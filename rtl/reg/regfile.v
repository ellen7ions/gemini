==> flow/design.v <==
`timescale 1ns / 1ps   
module regfile (
    input   wire        clk,
    input   wire        rst,
    input   wire [4 :0] r_addr_1,
    output  reg  [31:0] r_data_1,
    input   wire [4 :0] r_addr_2,
    output  reg  [31:0] r_data_2,
    input   wire [4 :0] r_addr_3,
    output  reg  [31:0] r_data_3,
    input   wire [4 :0] r_addr_4,
    output  reg  [31:0] r_data_4,
    input   wire        w_ena_1,
    input   wire [4 :0] w_addr_1,
    input   wire [31:0] w_data_1,
    input   wire        w_ena_2,
    input   wire [4 :0] w_addr_2,
    input   wire [31:0] w_data_2
);
    reg [31:0] rf[31:0];
    integer i;
    initial begin
        for (i = 0; i < 32; i = i + 1) begin
            rf[i] = 32'h0;
        end
    end
    always @(posedge clk) begin
        case ({w_ena_1, w_ena_2})
        2'b11: begin
            if (w_addr_1 == w_addr_2) begin
                if (w_addr_1 != 32'h0) begin
                    rf[w_addr_2] <= w_data_2;
                end
            end else begin
                if (w_addr_1 != 32'h0) begin
                    rf[w_addr_1] <= w_data_1;
                end
                if (w_addr_2 != 32'h0) begin
                    rf[w_addr_2] <= w_data_2;
                end
            end
        end
        2'b10: begin
            if (w_addr_1 != 32'h0) begin
                rf[w_addr_1]    <= w_data_1;
            end
        end
        2'b01: begin
            if (w_addr_2 != 32'h0) begin
                rf[w_addr_2]    <= w_data_2;
            end
        end
        default: begin
        end
        endcase
    end
    always @(*) begin
        if (r_addr_1 == 32'h0) begin
            r_data_1 = 32'h0;
        end else if (w_ena_1 & w_ena_2 & (w_addr_1 == w_addr_2)) begin
            if (r_addr_1 == w_addr_1) begin
                r_data_1 = w_data_2;
            end else begin
                r_data_1 = rf[r_addr_1];
            end
        end else if (w_ena_1 & w_ena_2 & (w_addr_1 != w_addr_2)) begin
            if (r_addr_1 == w_addr_1) begin
                r_data_1 = w_data_1;
            end else if (r_addr_1 == w_addr_2) begin
                r_data_1 = w_data_2;
            end else begin
                r_data_1 = rf[r_addr_1];
            end
        end else if ( w_ena_1 & !w_ena_2) begin
            if (r_addr_1 == w_addr_1) begin
                r_data_1 = w_data_1;
            end else begin
                r_data_1 = rf[r_addr_1];
            end
        end else if (!w_ena_1 &  w_ena_2) begin
            if (r_addr_1 == w_addr_2) begin
                r_data_1 = w_data_2;
            end else begin
                r_data_1 = rf[r_addr_1];
            end
        end else begin
            r_data_1 = rf[r_addr_1];
        end
        if (r_addr_2 == 32'h0) begin
            r_data_2 = 32'h0;
        end else if (w_ena_1 & w_ena_2 & (w_addr_1 == w_addr_2)) begin
            if (r_addr_2 == w_addr_1) begin
                r_data_2 = w_data_2;
            end else begin
                r_data_2 = rf[r_addr_2];
            end
        end else if (w_ena_1 & w_ena_2 & (w_addr_1 != w_addr_2)) begin
            if (r_addr_2 == w_addr_1) begin
                r_data_2 = w_data_1;
            end else if (r_addr_2 == w_addr_2) begin
                r_data_2 = w_data_2;
            end else begin
                r_data_2 = rf[r_addr_2];
            end
        end else if ( w_ena_1 & !w_ena_2) begin
            if (r_addr_2 == w_addr_1) begin
                r_data_2 = w_data_1;
            end else begin
                r_data_2 = rf[r_addr_2];
            end
        end else if (!w_ena_1 &  w_ena_2) begin
            if (r_addr_2 == w_addr_2) begin
                r_data_2 = w_data_2;
            end else begin
                r_data_2 = rf[r_addr_2];
            end
        end else begin
            r_data_2 = rf[r_addr_2];
        end
        if (r_addr_3 == 32'h0) begin
            r_data_3 = 32'h0;
        end else if (w_ena_1 & w_ena_2 & (w_addr_1 == w_addr_2)) begin
            if (r_addr_3 == w_addr_1) begin
                r_data_3 = w_data_2;
            end else begin
                r_data_3 = rf[r_addr_3];
            end
        end else if (w_ena_1 & w_ena_2 & (w_addr_1 != w_addr_2)) begin
            if (r_addr_3 == w_addr_1) begin
                r_data_3 = w_data_1;
            end else if (r_addr_3 == w_addr_2) begin
                r_data_3 = w_data_2;
            end else begin
                r_data_3 = rf[r_addr_3];
            end
        end else if ( w_ena_1 & !w_ena_2) begin
            if (r_addr_3 == w_addr_1) begin
                r_data_3 = w_data_1;
            end else begin
                r_data_3 = rf[r_addr_3];
            end
        end else if (!w_ena_1 &  w_ena_2) begin
            if (r_addr_3 == w_addr_2) begin
                r_data_3 = w_data_2;
            end else begin
                r_data_3 = rf[r_addr_3];
            end
        end else begin
            r_data_3 = rf[r_addr_3];
        end
        if (r_addr_4 == 32'h0) begin
            r_data_4 = 32'h0;
        end else if (w_ena_1 & w_ena_2 & (w_addr_1 == w_addr_2)) begin
            if (r_addr_4 == w_addr_1) begin
                r_data_4 = w_data_2;
            end else begin
                r_data_4 = rf[r_addr_4];
            end
        end else if (w_ena_1 & w_ena_2 & (w_addr_1 != w_addr_2)) begin
            if (r_addr_4 == w_addr_1) begin
                r_data_4 = w_data_1;
            end else if (r_addr_4 == w_addr_2) begin
                r_data_4 = w_data_2;
            end else begin
                r_data_4 = rf[r_addr_4];
            end
        end else if ( w_ena_1 & !w_ena_2) begin
            if (r_addr_4 == w_addr_1) begin
                r_data_4 = w_data_1;
            end else begin
                r_data_4 = rf[r_addr_4];
            end
        end else if (!w_ena_1 &  w_ena_2) begin
            if (r_addr_4 == w_addr_2) begin
                r_data_4 = w_data_2;
            end else begin
                r_data_4 = rf[r_addr_4];
            end
        end else begin
            r_data_4 = rf[r_addr_4];
        end
    end
endmodule
Tool chain data of regfile
What the tools print for regfile, step after step.
Line numbers count from 1 in the design file above.
A cell with -- has no value.
Inputs
  top module: regfile
  clock: clk
  library: sky130hd
  library corner: tt_025C_1v80

Elaborated design
Yosys after proc, flatten, opt, wreduce and memory -nomap, before mapping. Enables and synchronous resets that opt folds into registers are not counted as muxes. Memory bits, and registers merged into a memory's read port (data or address), are not among the register bits. Print and check cells are not counted. Equal cells are merged and count once.
Memory sizes are those after Yosys's memory passes, which may raise the word count (mostly to a power of two), join words into wider ones and drop unused or constant bits.
Bit counts
  bits in registers: 0
  RAM bits: 1024
  memory cells: 1
  input bits: 98
  output and inout bits: 128
Cells by class
  equality and inequality tests: 13
  mux-type cells: 60
  bitwise operators: 8
  reduce/logical cells: 8
Memory list
  rf: depth 32, bits a word 32, read ports 4, write ports 2, line 20  | reg [31:0] rf[31:0];
Operators with widths (count)
  32-bit 2-to-1 mux: 50
  5-bit == test: 9
  5-bit logical NOT: 4
  5-bit nonzero test: 2
  1-bit 2-to-1 mux: 10
  1-bit AND: 5
  5-bit inequality test: 1
  2-bit == test (second input constant): 2
  1-bit OR: 3
  1-bit logical NOT: 2
  2-bit by 1-bit == test with 1-bit output (second input constant): 1

Longest topological paths
Yosys ltp: most cells in a row. Word level: on the elaborated netlist, between registers, memories and ports. Mapped: between sequential cells and ports; inverters and the memories' decode and read muxes count.
Logic depth
  depth after elaboration: 7
  ABC_AREA: 0
  gate-level depth with buffers: 11

Synthesis result
Source: synth_stat.txt of the flow (Yosys; design flattened, memories mapped). It holds for the ABC_AREA given above (unset counts as 0); a run with the other value may have another netlist.
Totals and module areas in this step are rounded.
Cell types (count)
  sky130_fd_sc_hd__edfxtp_1: 1024
  sky130_fd_sc_hd__mux4_2: 580
  sky130_fd_sc_hd__mux2_2: 969
  sky130_fd_sc_hd__mux2i_1: 393
  sky130_fd_sc_hd__a211oi_1: 492
  sky130_fd_sc_hd__a21oi_1: 680
  sky130_fd_sc_hd__clkbuf_1: 755
  sky130_fd_sc_hd__nor2b_1: 444
  sky130_fd_sc_hd__a22oi_1: 255
  sky130_fd_sc_hd__buf_2: 230
  sky130_fd_sc_hd__o221ai_1: 124
  sky130_fd_sc_hd__mux2_1: 92
  sky130_fd_sc_hd__nand3_1: 195
  sky130_fd_sc_hd__a221o_1: 95
  sky130_fd_sc_hd__nor2_1: 195
  sky130_fd_sc_hd__nor3_1: 135
  sky130_fd_sc_hd__nand4_1: 102
  sky130_fd_sc_hd__nand2_1: 153
Other cell types: 48; their cells: 500.
Synthesis totals
  standard cells after synthesis: 7413
  synthesis area: 84600 um^2
  area of sequential cells: 30700 um^2
  mapped flip-flops: 1024
  buffers: 1072

Timing after synthesis
OpenSTA on the mapped netlist: ideal clock, no wires. The path of least setup slack (recovery checks aside). Input and output delay are each 20% of the period. Register names are those of the netlist, which keeps one name where synthesis merged equal registers.
Timing path after synthesis
  kind: input to register
  start: input w_ena_2
  end: memory rf[31][0]
  clock period: 5430 ps
  setup time: 466 ps
  time at the first pin: 1086 ps
  arrival: 4692 ps
  setup slack: 273 ps
  path delay: 4072 ps
  stages on the path: 6
  path buffers: 4
  period reached after synthesis: 5157 ps
"path delay" = arrival - input delay + setup time.
"stages on the path" counts driving pins, that of a launching flip-flop among them; a cell with two outputs on the path counts twice.
"period reached after synthesis" = period - worst setup slack (recovery checks aside). The figure is calculated, with input and output delays left at 20% of the set period.
The rows between start and end are the longest chain of elaborated cells between them; the timing report does not say that the signal goes this way. Where chains are equally long, one stands for them.
Each line given opens the expression or statement behind the cell; cells for indexed reads and writes are added by Yosys, which also makes memories of some case tables.
The path ends at the enable pin of a flip-flop; only ways to that pin are counted.
On the way, after synthesis
  path through: sky130_fd_sc_hd__clkbuf_1 > sky130_fd_sc_hd__clkbuf_1 > sky130_fd_sc_hd__clkbuf_1 > sky130_fd_sc_hd__clkbuf_1 > sky130_fd_sc_hd__nand3_1 > sky130_fd_sc_hd__o21ai_0
  length of the longest elaborated chain: 4
RTL lines, path after synthesis
  from (decl): line 16  | input   wire        w_ena_2,
  2-bit == test: line 28  | case ({w_ena_1, w_ena_2})
  1-bit 2-to-1 mux: line 28
  1-bit OR (2 in a row)
  to (decl): line 20  | reg [31:0] rf[31:0];

Timing after layout
Path of least setup slack in the final report of flow run A (OpenROAD, finished layout, wires in). Where an end is a register, its clock arrival counts in the times.
The path's times are printed in steps of 10 ps; the period is the one set.
Timing path after layout
  kind: input to output
  start: input r_addr_4[1]
  end: output r_data_4[0]
  clock period: 3870 ps
  output delay: 770 ps
  time at the first pin: 770 ps
  arrival: 3360 ps
  setup slack: -260 ps
  stages on the path: 13
  path buffers: 7
The rows between start and end are the longest chain of elaborated cells between them; the timing report does not say that the signal goes this way. Where chains are equally long, one stands for them.
The chain passes a memory read, where the word-level depth is cut; so it can be longer than that depth.
On the way, after layout
  path through: sky130_fd_sc_hd__buf_16 > sky130_fd_sc_hd__buf_16 > sky130_fd_sc_hd__buf_12 > sky130_fd_sc_hd__xor2_2 > sky130_fd_sc_hd__nor3_2 > sky130_fd_sc_hd__buf_4 > sky130_fd_sc_hd__and3_4 > sky130_fd_sc_hd__buf_16 > sky130_fd_sc_hd__buf_12 > sky130_fd_sc_hd__a221oi_4 > sky130_fd_sc_hd__a21o_1 > sky130_fd_sc_hd__a211oi_4 > sky130_fd_sc_hd__buf_2
  length of the longest elaborated chain: 7
RTL lines, path after layout
  from (decl): line 11  | input   wire [4 :0] r_addr_4,
  memory 32 x 32 bit: line 20  | reg [31:0] rf[31:0];
  32-bit 2-to-1 mux: line 174  | if (r_addr_4 == w_addr_2) begin
  32-bit 2-to-1 mux: line 173  | end else if (!w_ena_1 &  w_ena_2) begin
  32-bit 2-to-1 mux: line 167  | end else if ( w_ena_1 & !w_ena_2) begin
  32-bit 2-to-1 mux: line 159  | end else if (w_ena_1 & w_ena_2 & (w_addr_1 != w_addr_2)) begin
  32-bit 2-to-1 mux: line 153  | end else if (w_ena_1 & w_ena_2 & (w_addr_1 == w_addr_2)) begin
  32-bit 2-to-1 mux: line 151  | if (r_addr_4 == 32'h0) begin
  to (decl): line 12  | output  reg  [31:0] r_data_4,

Appendix: measured runs

Measured results for regfile: 2 stored runs of the Yosys and OpenROAD flow on sky130hd. The settings differ; the order carries no meaning. The constraints put input and output delay at 20% of the set period each and load the outputs with 0.01 pF.
By "achieved clock period" is meant the clock period of the run minus its worst setup slack. This is arithmetic on one report: input and output delays are still those of the set period (20% each).
By "worst setup path time" is meant the share of the clock period that the worst setup path is allowed (20% is reserved at inputs, 20% at outputs), minus its slack. Clock arrival times at its registers enter into it.
"power" rests on the timing tool's default activity at the inputs, not on a simulated workload.
"worst setup path time" is known to 10 ps.
The measured numbers are rounded.

Flow run A
==> flow/run.sh <==
#!/bin/bash
# the make line also repeats the synthesis and layout settings of config.mk as NAME=value (left out here)
make -C /OpenROAD-flow-scripts/flow DESIGN_CONFIG=/design/flow/config.mk WORK_HOME=/design/flow/orfs CLKGATE_MAP_FILE= finish
==> flow/config.mk <==
export PLATFORM = sky130hd
export DESIGN_NAME = regfile
export DESIGN_NICKNAME = regfile
export VERILOG_FILES = /design/flow/design.v
export SDC_FILE = /design/flow/constraint.sdc
export NUM_CORES = 4
export LEC_CHECK = 0
export ABC_AREA = 0
export CAP_MARGIN = 20
export CELL_PAD_IN_SITES_DETAIL_PLACEMENT = 0
export CELL_PAD_IN_SITES_GLOBAL_PLACEMENT = 0
export CORE_MARGIN = 2
export CORE_UTILIZATION = 42
export CTS_CLUSTER_SIZE = 60
export SLEW_MARGIN = 20
==> flow/constraint.sdc <==
create_clock -name core_clock -period 3.87 [get_ports {clk}]
set_input_delay 0.7740 -clock core_clock [delete_from_list [all_inputs] [get_ports {clk}]]
set_output_delay 0.7740 -clock core_clock [all_outputs]
set_load 0.01 [all_outputs]

==> results of flow run A <==
chip area after synthesis (Yosys): 84600 um^2
die area: 205000 um^2
standard-cell area of the final layout: 116000 um^2
utilization: 58.1%
worst setup slack after layout: -263 ps
total negative slack: -7440 ps
worst hold slack: 801 ps
power: 35.5 mW
achieved clock period: 4133 ps
worst setup path time: 2580 ps
worst setup path kind: input to output

Flow run B
==> flow/run.sh <==
#!/bin/bash
# the make line also repeats the synthesis and layout settings of config.mk as NAME=value (left out here)
make -C /OpenROAD-flow-scripts/flow DESIGN_CONFIG=/design/flow/config.mk WORK_HOME=/design/flow/orfs CLKGATE_MAP_FILE= finish
==> flow/config.mk <==
export PLATFORM = sky130hd
export DESIGN_NAME = regfile
export DESIGN_NICKNAME = regfile
export VERILOG_FILES = /design/flow/design.v
export SDC_FILE = /design/flow/constraint.sdc
export NUM_CORES = 4
export LEC_CHECK = 0
export CAP_MARGIN = 20
export CORE_MARGIN = 2
export CORE_UTILIZATION = 43
export GPL_ROUTABILITY_DRIVEN = 1
export GPL_TIMING_DRIVEN = 1
export PLACE_DENSITY_LB_ADDON = 0.14
export SLEW_MARGIN = 20
export TNS_END_PERCENT = 45
==> flow/constraint.sdc <==
create_clock -name core_clock -period 7.52 [get_ports {clk}]
set_input_delay 1.5040 -clock core_clock [delete_from_list [all_inputs] [get_ports {clk}]]
set_output_delay 1.5040 -clock core_clock [all_outputs]
set_load 0.01 [all_outputs]

==> results of flow run B <==
chip area after synthesis (Yosys): 84600 um^2
die area: 200000 um^2
standard-cell area of the final layout: 95700 um^2
utilization: 49.0%
worst setup slack after layout: 19 ps
total negative slack: 0 ps
worst hold slack: 1270 ps
power: 16.9 mW
achieved clock period: 7501 ps
worst setup path time: 4490 ps
worst setup path kind: input to output
