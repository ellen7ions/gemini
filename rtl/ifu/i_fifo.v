==> flow/design.v <==
`timescale 1ns / 1ps
module i_fifo (
    input   wire        clk,
    input   wire        rst,
    input   wire        flush,
    input   wire        p_data_1,
    input   wire        p_data_2,
    output  wire [98:0] r_data_1,
    output  wire [98:0] r_data_2,
    output  wire        r_data_1_ok,
    output  wire        r_data_2_ok,
    output  wire        fifo_stall_req,
    input   wire        w_ena_1,
    input   wire        w_ena_2,
    input   wire [98:0] w_data_1,
    input   wire [98:0] w_data_2
);
    localparam SIZE         = 8;
    localparam INDEX        = $clog2(SIZE);
    localparam [1:0] NORMAL = 2'b00;
    localparam [1:0] WAIT_1 = 2'b01;
    localparam [1:0] WAIT_2 = 2'b10;
    reg  [1:0]  cstate;
    reg  [98:0] wait_reg_1, wait_reg_2;
    reg  [98:0] queue[SIZE-1:0];
    reg  [INDEX:0] w_ptr, r_ptr;
    wire [INDEX:0] wptr_plus_one;
    wire [INDEX:0] rptr_plus_one;
    wire left_one, full, empty;
    assign full         = (w_ptr[INDEX] ^ r_ptr[INDEX]) & (w_ptr[INDEX-1:0] == r_ptr[INDEX-1:0]);
    assign empty        = (r_ptr == w_ptr);
    assign wptr_plus_one= (w_ptr + 4'h1);
    assign rptr_plus_one= (r_ptr + 4'h1);
    assign left_one     = (wptr_plus_one[INDEX] ^ r_ptr[INDEX]) & (wptr_plus_one[INDEX-1:0] == r_ptr[INDEX-1:0]);
    assign r_data_1_ok  = ~empty & ~flush;
    assign r_data_2_ok  = ~empty & (r_ptr + 4'h1 != w_ptr) & ~flush;
    assign fifo_stall_req = 
            (full | left_one) & ~flush;
    assign r_data_1     = queue[r_ptr           [INDEX-1:0]];
    assign r_data_2     = queue[rptr_plus_one   [INDEX-1:0]];
    always @(posedge clk) begin
        if (rst || flush) begin
            w_ptr           <= {INDEX{1'b0}};
            r_ptr           <= {INDEX{1'b0}};
            cstate          <= NORMAL;
            wait_reg_1      <= 66'h0;
            wait_reg_2      <= 66'h0;
        end else begin
            case({p_data_1, p_data_2})
            2'b10: begin
                if (r_data_1_ok) 
                    r_ptr       <= r_ptr + 5'h1;
            end
            2'b11: begin
                if (r_data_1_ok & r_data_2_ok)
                    r_ptr       <= r_ptr + 5'h2;
            end
            default: begin
                r_ptr       <= r_ptr;
            end
            endcase
            case(cstate)
            NORMAL: begin
                if          (full       &&  w_ena_1 &&  w_ena_2) begin
                    cstate      <= WAIT_2;
                    wait_reg_1  <= w_data_1;
                    wait_reg_2  <= w_data_2;
                end else if (full       &&  w_ena_1 && !w_ena_2) begin
                    cstate  <= WAIT_1;
                    wait_reg_1  <= w_data_1;
                end else if (left_one   &&  w_ena_1 &&  w_ena_2) begin
                    cstate  <= WAIT_1;
                    queue[w_ptr[INDEX-1:0]] <= w_data_1;
                    w_ptr   <= w_ptr + 5'h1;
                    wait_reg_1  <= w_data_2;
                end else if (!full      &&  w_ena_1 &&  w_ena_2) begin
                    cstate  <= NORMAL;
                    queue[w_ptr[INDEX-1:0]          ] <= w_data_1;
                    queue[wptr_plus_one[INDEX-1:0]  ] <= w_data_2;
                    w_ptr   <= w_ptr + 5'h2;
                end else if (!full      &&  w_ena_1 && !w_ena_2) begin
                    cstate  <= NORMAL;
                    queue[w_ptr[INDEX-1:0]          ] <= w_data_1;
                    w_ptr   <= w_ptr + 5'h1;
                end else begin
                    cstate  <= NORMAL;
                end
            end
            WAIT_1:   begin
                if (!full) begin
                    cstate                  <= NORMAL;
                    queue[w_ptr[INDEX-1:0]] <= wait_reg_1;
                    w_ptr                   <= w_ptr + 5'h1;
                end else begin  
                    cstate                  <= WAIT_1;
                end
            end
            WAIT_2:   begin
                if (left_one) begin
                    cstate                  <= WAIT_1;
                    queue[w_ptr[INDEX-1:0]] <= wait_reg_1;
                    wait_reg_1              <= wait_reg_2;
                    w_ptr                   <= w_ptr + 5'h1;
                end if (!full) begin
                    cstate                  <= NORMAL;
                    queue[w_ptr[INDEX-1:0]]         <= wait_reg_1;
                    queue[wptr_plus_one[INDEX-1:0]] <= wait_reg_2;
                    w_ptr                           <= w_ptr + 5'h2;
                end else begin  
                    cstate              <= WAIT_2;
                end
            end
            default: begin
                cstate  <= NORMAL;
            end
            endcase
        end
    end
endmodule
---- From RTL to reports: i_fifo ----
What the tools print for i_fifo, step after step.
Lines are those of the file above, counted from 1.
Operators carry their Yosys type and port widths (W data, S select, Z words).
The mark -- stands for no value.
set-up
  design top .............................. i_fifo
  clock port .............................. clk
  cell library ............................ sky130hd
  timing corner ........................... tt_025C_1v80

---- Elaborated design ----
Source: Yosys, flattened and elaborated, memories not mapped. Widths are those after wreduce. Print and check cells do not count.
Memory sizes are those after Yosys's memory passes, which may raise the word count (mostly to a power of two), join words into wider ones and drop unused or constant bits.
storage and ports
  bits in writable memories ............... 792
  memory cells ............................ 1
  bits in registers ....................... 208
  word-level cells ........................ 158
  clocked read ports x word width ......... 99
  input port bits ......................... 205
  output and inout bits ................... 201
memories
  memory  depth  bits a word  read ports  wr ports  RTL line  source
  queue   8      99           2           2         25        reg  [98:0] queue[SIZE-1:0];
cells by class
  equal/unequal tests ..................... 17
  multiplexer cells ....................... 92
  reduce/logical cells .................... 19
  bitwise operators ....................... 18
  add/subtract/negate cells ............... 6
operator list
  kind                   number
  $mux W99               45
  $pmux W99 S2           1
  $mux W4                10
  $mux W1                29
  $add A4 B1 Y4 const B  4
  $ne A2 B2 Y1 const B   6
  $pmux W4 S3            1
  $logic_and A1 B1 Y1    8
  $add A4 B2 Y4 const B  2
  $ne A4 B4 Y1 const B   2
  $pmux W4 S2            1
  $and A1 B1 Y1          7
  $or A1 B1 Y1           7
  $eq A2 B2 Y1 const B   3
  $eq A3 B3 Y1           2
  $reduce_and A3 Y1      2
  $reduce_and A6 Y1      1
  $pmux W2 S3            1
  $mux W3                2
  $reduce_bool A2 Y1     2
  $eq A4 B4 Y1           1
  $ne A4 B4 Y1           1
  $mux W2                2
  $ne A3 B3 Y1 const B   1
  $reduce_bool A3 Y1     1
  $xor A1 B1 Y1          2
  $not A1 Y1             2
  $logic_not A1 Y1       2
Not listed: further kinds 4, cells in them 4.

---- Depth ----
Depth = most cells in a row (Yosys ltp): at word level without a register or memory, in the mapped netlist without a sequential cell, where the memories' decode and read muxes count.
logic depth
  depth after elaboration ................. 16
  ABC_AREA ................................ 1
  mapped depth ............................ 17
  gate-level depth less buffers ........... 14

---- After synthesis ----
Source: synth_stat.txt of the flow (Yosys; design flattened, memories mapped). It holds for the ABC_AREA given above (unset counts as 0); a run with the other value may have another netlist.
cell types
  cell                       number  total area (um^2)
  sky130_fd_sc_hd__edfxtp_1  792     2.38E+04
  sky130_fd_sc_hd__nand2_1   2468    9.26E+03
  sky130_fd_sc_hd__o21ai_0   1090    5.46E+03
  sky130_fd_sc_hd__dfxtp_1   212     4244.07
  sky130_fd_sc_hd__nand3_1   808     4.04E+03
  sky130_fd_sc_hd__nor2_1    837     3.14E+03
  sky130_fd_sc_hd__a21oi_1   543     2.72E+03
  sky130_fd_sc_hd__clkbuf_1  477     1.79E+03
  sky130_fd_sc_hd__inv_1     478     1.79E+03
  sky130_fd_sc_hd__a31oi_1   198     1.24E+03
  sky130_fd_sc_hd__o31ai_2   88      1.1E+03
  sky130_fd_sc_hd__o211ai_1  99      743.213
  sky130_fd_sc_hd__buf_2     148     740.71
  sky130_fd_sc_hd__o21ai_1   98      490.47
  sky130_fd_sc_hd__buf_1     82      307.795
  sky130_fd_sc_hd__ha_1      7       87.584
  sky130_fd_sc_hd__o21ai_2   10      87.584
  sky130_fd_sc_hd__buf_4     11      82.579
Other cell types: 18; their cells: 61.
mapped netlist
  flip-flops .............................. 1004
  mapped area ............................. 61550.3 um^2
  buffers ................................. 721
  cell count .............................. 8507
  sequential area ......................... 28026.9 um^2

---- Timing after synthesis ----
Source: OpenSTA report_checks on the synthesized netlist (no wires, ideal clock, input and output delay 20% of the period each), path of least setup slack; recovery checks are left aside. Register names are those of the netlist, which keeps one name where synthesis merged equal registers.
path after synthesis
  path kind ............................... input -> register
  from .................................... input flush
  to ...................................... memory queue[0][0]
  required time ........................... 7.409 ns
  buffers on the path ..................... 2
  launch time at the first pin ............ 1.574 ns
  delay of the path ....................... 3.896 ns
  external input delay .................... 1.574 ns
  path slack .............................. 2.400 ns
  arrival ................................. 5.009 ns
  period .................................. 7.87 ns
  stages on the path ...................... 9
  library setup time ...................... 0.461 ns
  synthesis period reached ................ 5.47 ns
"delay of the path" is the arrival time less input delay plus setup time.
"stages on the path": output pins that drive a net of the path, with the launching flip-flop's if there is one; two outputs of one cell count as two.
"synthesis period reached" = period - worst setup slack (recovery checks aside). The figure is calculated, with input and output delays left at 20% of the set period.
Between the ends stands the longest chain of elaborated cells between them, by number of cells; it is not shown to be the way that was timed. Of several equally long chains one is given.
A line is the first line of the expression or statement that the cell stems from. Yosys adds cells for indexed reads and writes and turns some case tables into memories.
The path ends at the enable pin of a flip-flop; only ways to that pin are counted.
between the ends, after synthesis
  cells stage by stage .................... sky130_fd_sc_hd__nor2_1 > sky130_fd_sc_hd__inv_1 > sky130_fd_sc_hd__clkbuf_1 > sky130_fd_sc_hd__clkbuf_1 > sky130_fd_sc_hd__nor3_1 > sky130_fd_sc_hd__nand2_1 > sky130_fd_sc_hd__nand4_1 > sky130_fd_sc_hd__nand2_1 > sky130_fd_sc_hd__nand2_1
  length of the longest elaborated chain .. 7
  elaborated cells on any way between the ends .. 13
  source lines of those cells ............. 1
  those cells by class .................... mux (6); logic (6); reduce/logical (1)
ends and longest elaborated chain, after synthesis
  what                       RTL line  source
  start, declared            5         input   wire        flush,
  $logic_or A1 B1 Y1         42        if (rst || flush) begin
  $mux W1                    42
  $or A1 B1 Y1 (5 in a row)  --
  end, declared              25        reg  [98:0] queue[SIZE-1:0];

---- Timing after layout ----
From the final timing report of entry B: the path of least setup slack in the routed layout; clock arrival at registers is part of the times.
path after layout
  path kind ............................... register -> output
  from .................................... register r_ptr[1]
  to ...................................... output r_data_2[63]
  stages on the path ...................... 9
  path slack .............................. 2.26 ns
  output delay ............................ 1.77 ns
  required time ........................... 7.06 ns
  buffers on the path ..................... 3
  period .................................. 8.83 ns
  launch time at the first pin ............ 0.78 ns
  arrival ................................. 4.81 ns
Between the ends stands the longest chain of elaborated cells between them, by number of cells; it is not shown to be the way that was timed. Of several equally long chains one is given.
The chain passes a memory read, where the word-level depth is cut; so it can be longer than that depth.
At most two assigning lines are given for a register; there are more.
between the ends, after layout
  cells stage by stage .................... sky130_fd_sc_hd__dfxtp_1 > sky130_fd_sc_hd__ha_4 > sky130_fd_sc_hd__or2_2 > sky130_fd_sc_hd__nand2_4 > sky130_fd_sc_hd__inv_4 > sky130_fd_sc_hd__buf_16 > sky130_fd_sc_hd__buf_4 > sky130_fd_sc_hd__a31oi_1 > sky130_fd_sc_hd__clkdlybuf4s50_1
  length of the longest elaborated chain .. 2
  elaborated cells on any way between the ends .. 2
  those cells by class .................... add/sub (1); memory (1)
ends and longest elaborated chain, after layout
  what             RTL line  source
  start, declared  26        reg  [INDEX:0] w_ptr, r_ptr;
  start, assigned  52        r_ptr       <= r_ptr + 5'h1;
  start, assigned  56        r_ptr       <= r_ptr + 5'h2;
  $add A4 B1 Y4    33        assign rptr_plus_one= (r_ptr + 4'h1);
  $mem_v2 Z8 W99   25        reg  [98:0] queue[SIZE-1:0];
  end, declared    9         output  wire [98:0] r_data_2,

--- measured runs ---
Record of 2 stored runs of the RTL-to-layout flow on i_fifo, platform sky130hd. The runs are unordered. Constraints: input delay and output delay 20% of the set period each, output load 0.01 pF.
"achieved clock period" = clock period - worst setup slack. The figure is calculated, with input and output delays left at 20% of the set period.
By "time used up by the worst setup path" is meant the share of the clock period that the worst setup path is allowed (20% is reserved at inputs, 20% at outputs), minus its slack. Clock arrival times at its registers enter into it.

---- entry A ----
settings
  period_ns = 4.79
  CORE_UTILIZATION = 69
  SETUP_SLACK_MARGIN = 0.27
  PLACE_DENSITY_LB_ADDON = 0.29
  CELL_PAD_IN_SITES_GLOBAL_PLACEMENT = 3
  CELL_PAD_IN_SITES_DETAIL_PLACEMENT = 2
  TNS_END_PERCENT = 90
  GPL_TIMING_DRIVEN = 1
  CTS_CLUSTER_SIZE = 74
  CAP_MARGIN = 15
  SLEW_MARGIN = 15
  MAX_ROUTING_LAYER = met5
  CORE_MARGIN = 2
results
  no final report: placement broke off with FLW-0024

---- entry B ----
settings
  period_ns = 8.83
  CORE_UTILIZATION = 32
  SETUP_SLACK_MARGIN = 2.11
  PLACE_DENSITY_LB_ADDON = 0.24
  ABC_AREA = 1
  CTS_CLUSTER_SIZE = 10
  CTS_CLUSTER_DIAMETER = 254
  SLEW_MARGIN = 5
  MIN_ROUTING_LAYER = met1
  MAX_ROUTING_LAYER = met5
  CAP_MARGIN = 20
  CORE_MARGIN = 2
results
  time used up by the worst setup path .... 4.81 ns
  kind of the worst setup path ............ register -> output
  achieved clock period ................... 6.574 ns
  lowest setup slack ...................... 2.256 ns
  worst hold slack ........................ 0.515 ns
  Yosys chip area after synthesis ......... 61550.3 um^2
  utilization ............................. 37.0%
  final setup TNS ......................... 0.000 ns
  overall die area ........................ 195868.0 um^2
--- end ---
